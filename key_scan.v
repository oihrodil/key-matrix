==> flow/design.v <==
`timescale 1ns / 1ps
module key_scan(
input   rst,                 
input   clk,                 
input   pls100k,             
input   pls1k,               
input   [4:0] key_in,        
output  reg[3:0] key_out,    
output  reg nkpls,           
output  reg[4:0] nkv         
);
reg     pl0,pl1;             
reg     pk0,pk1;             
reg     [4:0] pkcnt;         
wire    [1:0]cnt;
wire    [2:0]kscnt;          
reg     [4:0] kv0,kv1,kvp; 
reg     [4:0] kcnt;
reg     nokey,multkey;
always@(negedge rst, posedge clk)
    if(rst==0)
        begin
            pl0 <= 0; pl1 <= 0; pk0 <= 0; pk1 <= 0;
            pkcnt <= 31;
        end
    else
        begin 
            pk0 <= pls100k;     pk1 <= pk0;
            if(pk0 & ~pk1)                           
                begin
                    pl0 <= pls1k;
                    pl1 <= pl0;
                    if((pl0 & ~pl1) == 1)            
                        pkcnt <= 0 ;
                    else if(pkcnt < 31)
                        pkcnt <= pkcnt+1;
                end 
        end 
assign cnt = pkcnt[1:0];                             
assign kscnt = pkcnt[4:2];                           
always@(negedge rst, posedge clk)
    if(rst == 0)
        key_out <= 4'hf;
    else if(pk0 & ~pk1)                              
        if      (kscnt == 1)    key_out <= (4'b1110);
        else if (kscnt == 2)    key_out <= (4'b1101);
        else if (kscnt == 3)    key_out <= (4'b1011);         
        else if (kscnt == 4)    key_out <= (4'b0111);
        else                    key_out <= (4'b1111);
always@(negedge rst , posedge clk)
    if(rst == 0)
        begin 
            nokey <=1;      multkey <=0;
            kv0 <= 5'h0;    kv1 <= 5'h0;    kvp <= 5'h0;
        end 
    else if((pk0 & ~pk1) & (cnt ==1))                        
        if(kscnt == 0)
            begin
                nokey <= 1;  multkey <= 0;
                kv0 <= 5'h0;    kvp <= 5'h0;
            end 
        else if(kscnt == 5)
            kv1 <= kv0;
        else if(kscnt < 5)                                   
            begin
                if(multkey == 1)
                    begin
                        nokey <= 0; kv0 <= 31;
                    end
                else if(nokey == 1)
                    if(key_in ==31)
                        kvp <= kvp + 5;                      
                    else
                        begin
                            nokey <= 0;
                            if      (key_in == 5'b11110)    kv0 <= kvp +1;
                            else if (key_in == 5'b11101)    kv0 <= kvp +2;
                            else if (key_in == 5'b11011)    kv0 <= kvp +3;
                            else if (key_in == 5'b10111)    kv0 <= kvp +4;
                            else if (key_in == 5'b01111)    kv0 <= kvp +5;
                            else
                                begin
                                    multkey <= 1;            
                                    kv0 <= 31;
                                end 
                        end
                else                                         
                    if(key_in != 31)
                        begin
                            multkey <= 1;                    
                            kv0 <= 31;
                        end 
            end 
always@(negedge rst, posedge clk)
    if(rst == 0)
        kcnt = 5'h0;
    else if(pk0 & ~pk1)                                      
        if((kscnt == 5) & (cnt == 1))
            if(kv0 != kv1)
                kcnt <= 5'h0;
            else if(kcnt <20)
                kcnt <= kcnt + 1;
always@(negedge rst , posedge clk)
    if(rst == 0)
        begin 
            nkpls <= 0;     nkv <= 4'h0;
        end            
    else if(pk0 & ~pk1)                                      
        if((kscnt == 5) && (cnt == 2))
            begin
                nkpls <= 0;
                if(kcnt == 18)
                    if(kv1 <= 20)    nkv <= kv1;
                    else            nkv <= 31;
                else if(kcnt == 19)
                    nkpls <= 1;
            end
endmodule
From RTL to reports: key_scan

Tool output for the design above, in the order of the flow.
Line numbers count from 1 in the design file above.
Operators: Yosys type, input widths -> output width; for muxes data width and select width s.
Cell names lack the library's common part.
A cell with - has no value.

Design top: key_scan
Clock: clk
Library: sky130hd
Timing corner: tt_025C_1v80

Elaborated design

Counts by Yosys on the flattened word-level netlist (proc, flatten, opt, wreduce; memories kept). Register bits leave out memories and registers merged into their read ports (data or address). Print and check cells are left out. Cells with the same type and inputs are merged into one.

Bits in registers: 41
Input bits: 9

Bitwise logic cells: 7
Add/subtract/negate cells: 7
$lt $le $gt $ge: 4
Muxes and demuxes: 47
Equal/unequal tests: 21
Reduce/logical cells: 16

Operators with widths:

| operator            | number |
| $mux 5              | 23 |
| $eq 5x5->1 const B  | 7 |
| $and 1x32->32       | 1 |
| $not 1->32          | 1 |
| $eq 32x1->1 const B | 1 |
| $mux 1              | 20 |
| $mux 4              | 4 |
| $add 5x1->5 const B | 3 |
| $reduce_and 3->1    | 4 |
| $reduce_bool 2->1   | 5 |
| $add 5x2->5 const B | 2 |
| $add 5x3->5 const B | 2 |
| $lt 5x5->1 const B  | 2 |
| $eq 3x2->1 const B  | 2 |
| $eq 3x3->1 const B  | 2 |
| $reduce_and 6->1    | 1 |
| $eq 5x4->1 const B  | 1 |
| $le 5x5->1 const B  | 1 |
| $ne 5x5->1          | 1 |
| $ne 5x5->1 const B  | 1 |
| $reduce_and 5->1    | 1 |
| $reduce_and 2->1    | 2 |
| $ne 4x4->1 const B  | 1 |
| $reduce_bool 4->1   | 1 |
| $and 1x1->1         | 3 |
| $eq 3x1->1 const B  | 1 |
| $lt 3x3->1 const B  | 1 |
| $logic_not 3->1     | 1 |

Other operator kinds: 6; their cells: 7.

Depth

Longest topological path by Yosys (ltp), each cell counted once; first at word level (registers and memories cut), then after technology mapping (sequential cells cut; the memories' decode and read muxes count).

Depth after elaboration: 12
ABC_AREA: 0
Depth in mapped cells: 8
Mapped depth without buffers: 7

After synthesis

The flow's flattened synthesis, as Yosys stat reports it; memories are mapped. The netlist is that of the ABC_AREA named above (0 if unset); the other value can give another one.

Sequential part of the area: 1038.5 µm²
Mapped area: 2656.3 µm²
Flip-flops: 41
Standard cells after synthesis: 285

Cell types:

| type     | number |
| dfrtp_1  | 31 |
| dfstp_2  | 10 |
| ha_1     | 12 |
| a21oi_1  | 24 |
| mux2_2   | 9 |
| nand2_1  | 25 |
| o21ai_0  | 14 |
| xnor2_1  | 7 |
| nor2_1   | 15 |
| nor3b_1  | 7 |
| inv_1    | 13 |
| nor2b_1  | 6 |
| buf_2    | 7 |
| nand3_1  | 7 |
| xor2_1   | 4 |
| nor4bb_1 | 3 |
| a22o_1   | 3 |
| o221ai_1 | 3 |

Other cell types: 48; their cells: 85.

Timing after synthesis

Path of least setup slack by OpenSTA after synthesis, without wires, with an ideal clock, recovery checks aside; 20% of the period is set as input and as output delay. Where synthesis merged equal registers, the netlist keeps one of their names.

Path type: register to register
From: register kvp[0]
To: register kv0[1]
Delay of the path: 1.698 ns
Launch time at the first pin: 0.000 ns
Clock period: 2.05 ns
Required time: 1.909 ns
Arrival time: 1.557 ns
Buffers on the path: 1
Stages: 8
Setup slack: 0.352 ns
Synthesis period reached: 1.698 ns

"delay of the path" = arrival - input delay + setup time.
"stages": output pins that drive a net of the path, with the launching flip-flop's if there is one; two outputs of one cell count as two.
"synthesis period reached" is the clock period less the worst setup slack; recovery checks do not enter. This is arithmetic on one report: input and output delays are still those of the set period (20% each).
Between the ends stands the longest chain of elaborated cells between them, by number of cells; it is not shown to be the way that was timed. Of several equally long chains one is given.
Each line given opens the expression or statement behind the cell; cells for indexed reads and writes are added by Yosys, which also makes memories of some case tables.
At most two assigning lines are given for a register; there are more.

Path through: dfrtp_1 > clkbuf_1 > inv_1 > ha_1 > nor4bb_1 > o211ai_1 > a21oi_1 > o21ai_0
Length of the longest elaborated chain: 12
Elaborated cells between the ends (all ways): 16
Classes of those cells: add/sub: 5; mux: 11

Ends and longest elaborated chain, post-synthesis:

| element         | line | text |
| start, declared | 17   | `reg     [4:0] kv0,kv1,kvp;` |
| start, assigned | 54   | `kv0 <= 5'h0;    kv1 <= 5'h0;    kvp <= 5'h0;` |
| start, assigned | 72   | `kvp <= kvp + 5;` |
| $add 5x3->5     | 80   | `else if (key_in == 5'b01111)    kv0 <= kvp +5;` |
| $mux 5          | 80   |  |
| $mux 5          | 79   | `else if (key_in == 5'b10111)    kv0 <= kvp +4;` |
| $mux 5          | 78   | `else if (key_in == 5'b11011)    kv0 <= kvp +3;` |
| $mux 5          | 77   | `else if (key_in == 5'b11101)    kv0 <= kvp +2;` |
| $mux 5          | 76   | `if      (key_in == 5'b11110)    kv0 <= kvp +1;` |
| $mux 5          | 71   | `if(key_in ==31)` |
| $mux 5          | 70   | `else if(nokey == 1)` |
| $mux 5          | 66   | `if(multkey == 1)` |
| $mux 5          | 64   | `else if(kscnt < 5)` |
| $mux 5          | 62   | `else if(kscnt == 5)` |
| $mux 5          | 57   | `if(kscnt == 0)` |
| end, assigned   | 76   |  |
| end, assigned   | 77   |  |
| end, declared   | 17   |  |

Timing after layout

Path of least setup slack in the final report of flow run 1 (OpenROAD, finished layout, wires in). Where an end is a register, its clock arrival counts in the times.

Path type: input to register
From: input key_in[4]
To: register kvp[2]
Arrival time: 2.60 ns
Launch time at the first pin: 0.60 ns
Clock period: 2.98 ns
Buffers on the path: 1
Required time: 3.18 ns
Stages: 6
Input delay: 0.60 ns
Setup slack: 0.59 ns

Between the ends stands the longest chain of elaborated cells between them, by number of cells; it is not shown to be the way that was timed. Of several equally long chains one is given.
At most two assigning lines are given for a register; there are more.

Path through: clkdlybuf4s50_1 > nand3_1 > nor3_1 > nand3_1 > or3_1 > o21ai_0
Length of the longest elaborated chain: 7
Elaborated cells between the ends (all ways): 9
Source lines of those cells: 6
Classes of those cells: eq/ne: 1; mux: 6; reduce/logical: 2

Ends and longest elaborated chain, post-layout:

| element         | line | text |
| start, declared | 7    | `input   [4:0] key_in,` |
| $eq 5x5->1      | 71   | `if(key_in ==31)` |
| $mux 5          | 71   |  |
| $mux 5          | 70   | `else if(nokey == 1)` |
| $mux 5          | 66   | `if(multkey == 1)` |
| $mux 5          | 64   | `else if(kscnt < 5)` |
| $mux 5          | 62   | `else if(kscnt == 5)` |
| $mux 5          | 57   | `if(kscnt == 0)` |
| end, assigned   | 54   | `kv0 <= 5'h0;    kv1 <= 5'h0;    kvp <= 5'h0;` |
| end, assigned   | 72   | `kvp <= kvp + 5;` |
| end, declared   | 17   | `reg     [4:0] kv0,kv1,kvp;` |

Stored flow runs of key_scan (2 of them; Yosys, OpenROAD, sky130hd). They differ in their settings and are not a sequence. Constraints: input delay and output delay 20% of the set period each, output load 0.01 pF.
"period reached" = clock period - worst setup slack. The figure is calculated, with input and output delays left at 20% of the set period.
"critical path time": the worst setup path's part of the clock period (all of it between registers, 20% less for each end at a port) less its slack. A launch clock that arrives late makes it longer, a capture clock that arrives late makes it shorter.
"total power of the final layout": no workload was simulated; the value follows from the tool's default switching activity.
Among the settings, . means not set for that run.

| item                                 | flow run 1        | flow run 2        |
| period_ns                            | 2.98              | 1.69              |
| CORE_UTILIZATION                     | 64                | 38                |
| PLACE_DENSITY_LB_ADDON               | 0.23              | .                 |
| TNS_END_PERCENT                      | 55                | .                 |
| MIN_ROUTING_LAYER                    | met2              | .                 |
| CAP_MARGIN                           | 20                | 20                |
| CORE_MARGIN                          | 2                 | 6                 |
| SLEW_MARGIN                          | 20                | 20                |
| SETUP_SLACK_MARGIN                   | .                 | -0.07             |
| PLACE_DENSITY                        | .                 | 0.93              |
| GPL_ROUTABILITY_DRIVEN               | .                 | 0                 |
| CTS_CLUSTER_DIAMETER                 | .                 | 96                |
| die footprint (µm²)                  | 4682.0            | 9140.3            |
| post-synthesis cell area (µm²)       | 2656.3            | 2656.3            |
| std-cell area (final layout) (µm²)   | 2964.1            | 3358.2            |
| post-layout utilization (%)          | 74.1              | 51.4              |
| lowest setup slack (ns)              | 0.586             | -0.054            |
| critical path time (ns)              | 1.80              | 1.41              |
| worst setup path type                | input to register | input to register |
| summed negative setup slack (ns)     | 0.000             | -0.130            |
| total power of the final layout (µW) | 1922              | 3468              |
| period reached (ns)                  | 2.394             | 1.744             |
