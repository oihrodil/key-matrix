==> flow/design.v <==
`timescale 1ns / 1ps
module key_pad(
input   rst,
input   clk,                                                     
input   [4:0] key_v,                                             
input   [3:0] key_column_in,                                     
output  reg [4:0] key_row_out                                    
);
always@(negedge rst, posedge clk)
    if(rst == 0)
        key_row_out <= 5'b11111;
    else if(key_v >= 26)
        key_row_out <= 5'b11111;
    else
        if      (key_column_in == 4'b1110)                       
            if      (key_v == 01)   key_row_out <= 5'b11110;
            else if (key_v == 02)   key_row_out <= 5'b11101;
            else if (key_v == 03)   key_row_out <= 5'b11011;
            else if (key_v == 04)   key_row_out <= 5'b10111;
            else if (key_v == 05)   key_row_out <= 5'b01111;
            else if (key_v == 21)   key_row_out <= 5'b01110;
            else if (key_v == 25)   key_row_out <= 5'b11110;
            else                    key_row_out <= 5'b11111;
        else if (key_column_in == 4'b1101)                       
            if      (key_v == 06)   key_row_out <= 5'b11110;
            else if (key_v == 07)   key_row_out <= 5'b11101;
            else if (key_v == 08)   key_row_out <= 5'b11011;
            else if (key_v == 09)   key_row_out <= 5'b10111;
            else if (key_v == 10)   key_row_out <= 5'b01111;
            else if (key_v == 22)   key_row_out <= 5'b01110;
            else if (key_v == 25)   key_row_out <= 5'b11110;
            else                    key_row_out <= 5'b11111;
        else if (key_column_in == 4'b1011)                       
            if      (key_v == 11)   key_row_out <= 5'b11110;
            else if (key_v == 12)   key_row_out <= 5'b11101;
            else if (key_v == 13)   key_row_out <= 5'b11011;
            else if (key_v == 14)   key_row_out <= 5'b10111;
            else if (key_v == 15)   key_row_out <= 5'b01111;
            else if (key_v == 23)   key_row_out <= 5'b01110;
            else                    key_row_out <= 5'b11111;            
        else if (key_column_in == 4'b0111)                       
            if      (key_v == 16)   key_row_out <= 5'b11110;
            else if (key_v == 17)   key_row_out <= 5'b11101;
            else if (key_v == 18)   key_row_out <= 5'b11011;
            else if (key_v == 19)   key_row_out <= 5'b10111;
            else if (key_v == 20)   key_row_out <= 5'b01111;
            else if (key_v == 24)   key_row_out <= 5'b11110;
            else                    key_row_out <= 5'b11111;
        else                        key_row_out <= 5'b11111;
endmodule  
== Reports on key_pad ==
Tool output for the design above, in the order of the flow.
Lines are those of the file above, counted from 1.
Library cell names are shortened.
A cell with n/a has no value.
Design
  top: key_pad
  clock input: clk
  cell library: sky130hd
  timing corner: tt_025C_1v80

== Word level ==
Source: Yosys, flattened and elaborated, memories not mapped. Widths are those after wreduce; folded enables and synchronous resets count as part of the registers. Registers that Yosys merges into a memory's read port (data or address) are not register bits. Print and check cells do not count. Equal cells are merged and count once.
Word-level totals
  bits in registers: 5
  bits in latches: 0
  RAM bits: 0
  bits in read-only memories: 0
  clocked read ports x word width: 0
  memories: 0
  bits of input ports: 11
  output and inout bits: 5
  cells after elaboration: 61
Operators by class
  add/subtract/negate cells: 0
  multiply operators: 0
  div/mod/pow operators: 0
  $lt $le $gt $ge: 1
  eq/ne operators: 29
  shifts and indexed selects: 0
  mux-type cells: 30
  bitwise logic cells: 0
  reductions and logical operators: 0
Operators by type and width (number)
  two-way mux 5 bit: 28
  equality test 5 bit with constant B: 10
  equality test 5 x 4 -> 1 bit with constant B: 8
  equality test 5 x 3 -> 1 bit with constant B: 4
  equality test 4 bit with constant B: 3
  equality test 5 x 2 -> 1 bit with constant B: 2
  equality test 5 x 1 -> 1 bit with constant B: 1
  greater-or-equal comparator 5 bit with constant B: 1
  equality test 4 x 3 -> 1 bit with constant B: 1
  two-way mux 1 bit: 2

== Logic depth ==
Yosys ltp: most cells in a row. Word level: on the elaborated netlist, between registers, memories and ports. Mapped: between sequential cells and ports; inverters and the memories' decode and read muxes count.
Logic depth
  depth in word-level cells: 12
  ABC_AREA: 0
  gate-level depth with buffers: 5
  gate-level depth less buffers: 4

== Netlist ==
Source: synth_stat.txt of the flow (Yosys; design flattened, memories mapped). It holds for the ABC_AREA given above (unset counts as 0); a run with the other value may have another netlist.
Totals and module areas in this step are rounded.
Cells by type
  dfstp_2: number 5, total area 131.376 um2
  nand2_1: number 9, total area 33.782 um2
  o22ai_1: number 5, total area 31.28 um2
  o21ai_0: number 6, total area 30.029 um2
  o2111ai_1: number 3, total area 26.275 um2
  and4b_1: number 2, total area 20.019 um2
  a31oi_1: number 3, total area 18.768 um2
  nor2b_1: number 3, total area 18.768 um2
  and3b_1: number 2, total area 17.517 um2
  xor2_1: number 2, total area 17.517 um2
  a21boi_1: number 2, total area 15.014 um2
  buf_2: number 3, total area 15.014 um2
  nand3_1: number 3, total area 15.014 um2
  nor2_1: number 4, total area 15.014 um2
  or4_1: number 2, total area 15.014 um2
  buf_6: number 1, total area 11.261 um2
  o21ai_1: number 2, total area 10.01 um2
  a32oi_1: number 1, total area 8.758 um2
Other cell types: 16; their cells: 18.
Mapped netlist
  cells in the netlist: 76
  mapped area: 0.00057 mm2
  sequential area: 0.00013 mm2
  flip-flop cells: 5
  buffers: 6

== Timing after synthesis ==
OpenSTA on the mapped netlist: ideal clock, no wires. The path of least setup slack (recovery checks aside). Input and output delay are each 20% of the period. Register names are those of the netlist, which keeps one name where synthesis merged equal registers.
Timing post-synthesis
  path type: input to register
  start: input key_v[0]
  end: register key_row_out[4]
  clock period: 2.1 ns
  input delay: 0.420 ns
  library setup time: 0.083 ns
  launch time at the first pin: 0.420 ns
  arrival: 1.346 ns
  required time: 2.017 ns
  setup slack: 0.671 ns
  path delay: 1.009 ns
  stages: 5
  path buffers: 1
  synthesis period reached: 1.429 ns
"path delay" = arrival - input delay + setup time.
"stages" counts driving pins, that of a launching flip-flop among them; a cell with two outputs on the path counts twice.
"synthesis period reached" is the clock period less the worst setup slack; recovery checks do not enter. This is arithmetic on one report: input and output delays are still those of the set period (20% each).
The rows between start and end are the longest chain of elaborated cells between them; the timing report does not say that the signal goes this way. Where chains are equally long, one stands for them.
A line is the first line of the expression or statement that the cell stems from. Yosys adds cells for indexed reads and writes and turns some case tables into memories.
A register here has more assigning lines than the two given.
On the way, post-synthesis
  path through: buf_6 or2_4 or4_1 a21boi_1 o21ai_1
  length of the longest elaborated chain: 11
  elaborated cells between the ends (all ways): 52
  source lines of those cells: 28
  classes of those cells: compare: 1; eq/ne: 23; mux: 28
Ends and longest elaborated chain, post-synthesis
  start: declaration: line 5  | input   [4:0] key_v,
  equality test 5 bit: line 46  | else if (key_v == 20)   key_row_out <= 5'b01111;
  two-way mux 5 bit: line 46
  two-way mux 5 bit: line 45  | else if (key_v == 19)   key_row_out <= 5'b10111;
  two-way mux 5 bit: line 44  | else if (key_v == 18)   key_row_out <= 5'b11011;
  two-way mux 5 bit: line 43  | else if (key_v == 17)   key_row_out <= 5'b11101;
  two-way mux 5 bit: line 42  | if      (key_v == 16)   key_row_out <= 5'b11110;
  two-way mux 5 bit: line 41  | else if (key_column_in == 4'b0111)
  two-way mux 5 bit: line 33  | else if (key_column_in == 4'b1011)
  two-way mux 5 bit: line 24  | else if (key_column_in == 4'b1101)
  two-way mux 5 bit: line 15  | if      (key_column_in == 4'b1110)
  two-way mux 5 bit: line 12  | else if(key_v >= 26)
  end: assignment: line 11  | key_row_out <= 5'b11111;
  end: assignment: line 13  | key_row_out <= 5'b11111;
  end: declaration: line 7  | output  reg [4:0] key_row_out

== Worst path after layout ==
From the final timing report of stored run 1: the path of least setup slack in the routed layout; clock arrival at registers is part of the times.
Timing post-layout
  path type: input to register
  start: input key_column_in[3]
  end: register key_row_out[4]
  clock period: 1.12 ns
  input delay: 0.22 ns
  library setup time: 0.08 ns
  launch time at the first pin: 0.22 ns
  arrival: 1.29 ns
  required time: 1.28 ns
  setup slack: -0.01 ns
  stages: 6
  path buffers: 2
The rows between start and end are the longest chain of elaborated cells between them; the timing report does not say that the signal goes this way. Where chains are equally long, one stands for them.
A register here has more assigning lines than the two given.
On the way, post-layout
  path through: buf_8 nand3b_1 buf_4 or4_4 a21boi_2 o21ai_1
  length of the longest elaborated chain: 6
  elaborated cells between the ends (all ways): 9
  source lines of those cells: 5
  classes of those cells: eq/ne: 4; mux: 5
Ends and longest elaborated chain, post-layout
  start: declaration: line 6  | input   [3:0] key_column_in,
  equality test 4 x 3 -> 1 bit: line 41  | else if (key_column_in == 4'b0111)
  two-way mux 5 bit: line 41
  two-way mux 5 bit: line 33  | else if (key_column_in == 4'b1011)
  two-way mux 5 bit: line 24  | else if (key_column_in == 4'b1101)
  two-way mux 5 bit: line 15  | if      (key_column_in == 4'b1110)
  two-way mux 5 bit: line 12  | else if(key_v >= 26)
  end: assignment: line 11  | key_row_out <= 5'b11111;
  end: assignment: line 13  | key_row_out <= 5'b11111;
  end: declaration: line 7  | output  reg [4:0] key_row_out

## Implementation results

Design key_pad on sky130hd. What follows are 2 stored runs of the flow, each under its own settings; their order means nothing. The constraints put input and output delay at 20% of the set period each and load the outputs with 0.01 pF.
"achieved clock period": clock period set for the run, less the worst setup slack. It is reckoned from that one timing run; input and output delays stay at 20% of the period that was set.
"worst setup path time": the worst setup path's part of the clock period (all of it between registers, 20% less for each end at a port) less its slack. A launch clock that arrives late makes it longer, a capture clock that arrives late makes it shorter.
"power": no workload was simulated; the value follows from the tool's default switching activity.
Measured values are rounded.
[stored run 1] settings: period_ns=1.12, CORE_UTILIZATION=15, SETUP_SLACK_MARGIN=0.21, PLACE_DENSITY_LB_ADDON=0.21, CORE_ASPECT_RATIO=1.04, CORE_MARGIN=2, TNS_END_PERCENT=45, ABC_AREA=0, GPL_TIMING_DRIVEN=0, GPL_ROUTABILITY_DRIVEN=0, CTS_CLUSTER_SIZE=95, MIN_ROUTING_LAYER=met1, MAX_ROUTING_LAYER=met4, CAP_MARGIN=20, SLEW_MARGIN=20
[stored run 1] result: chip area after synthesis (Yosys) 0.00057 mm2, die area 0.0043 mm2, standard-cell area of the final layout 0.00091 mm2, utilization 25 %, worst setup slack after layout -0.009 ns, total negative slack -0.009 ns, worst hold slack 0.36 ns, power 610 µW, achieved clock period 1.129 ns, worst setup path time 0.91 ns, worst setup path kind input to register
[stored run 2] settings: period_ns=1.04, CORE_UTILIZATION=53, SETUP_SLACK_MARGIN=-0.06, PLACE_DENSITY_LB_ADDON=0.23, CELL_PAD_IN_SITES_GLOBAL_PLACEMENT=2, TNS_END_PERCENT=25, ABC_AREA=0, GPL_TIMING_DRIVEN=1, SLEW_MARGIN=25, MIN_ROUTING_LAYER=met1, CAP_MARGIN=20, CORE_MARGIN=2
[stored run 2] result: did not finish, placement stopped with FLW-0024
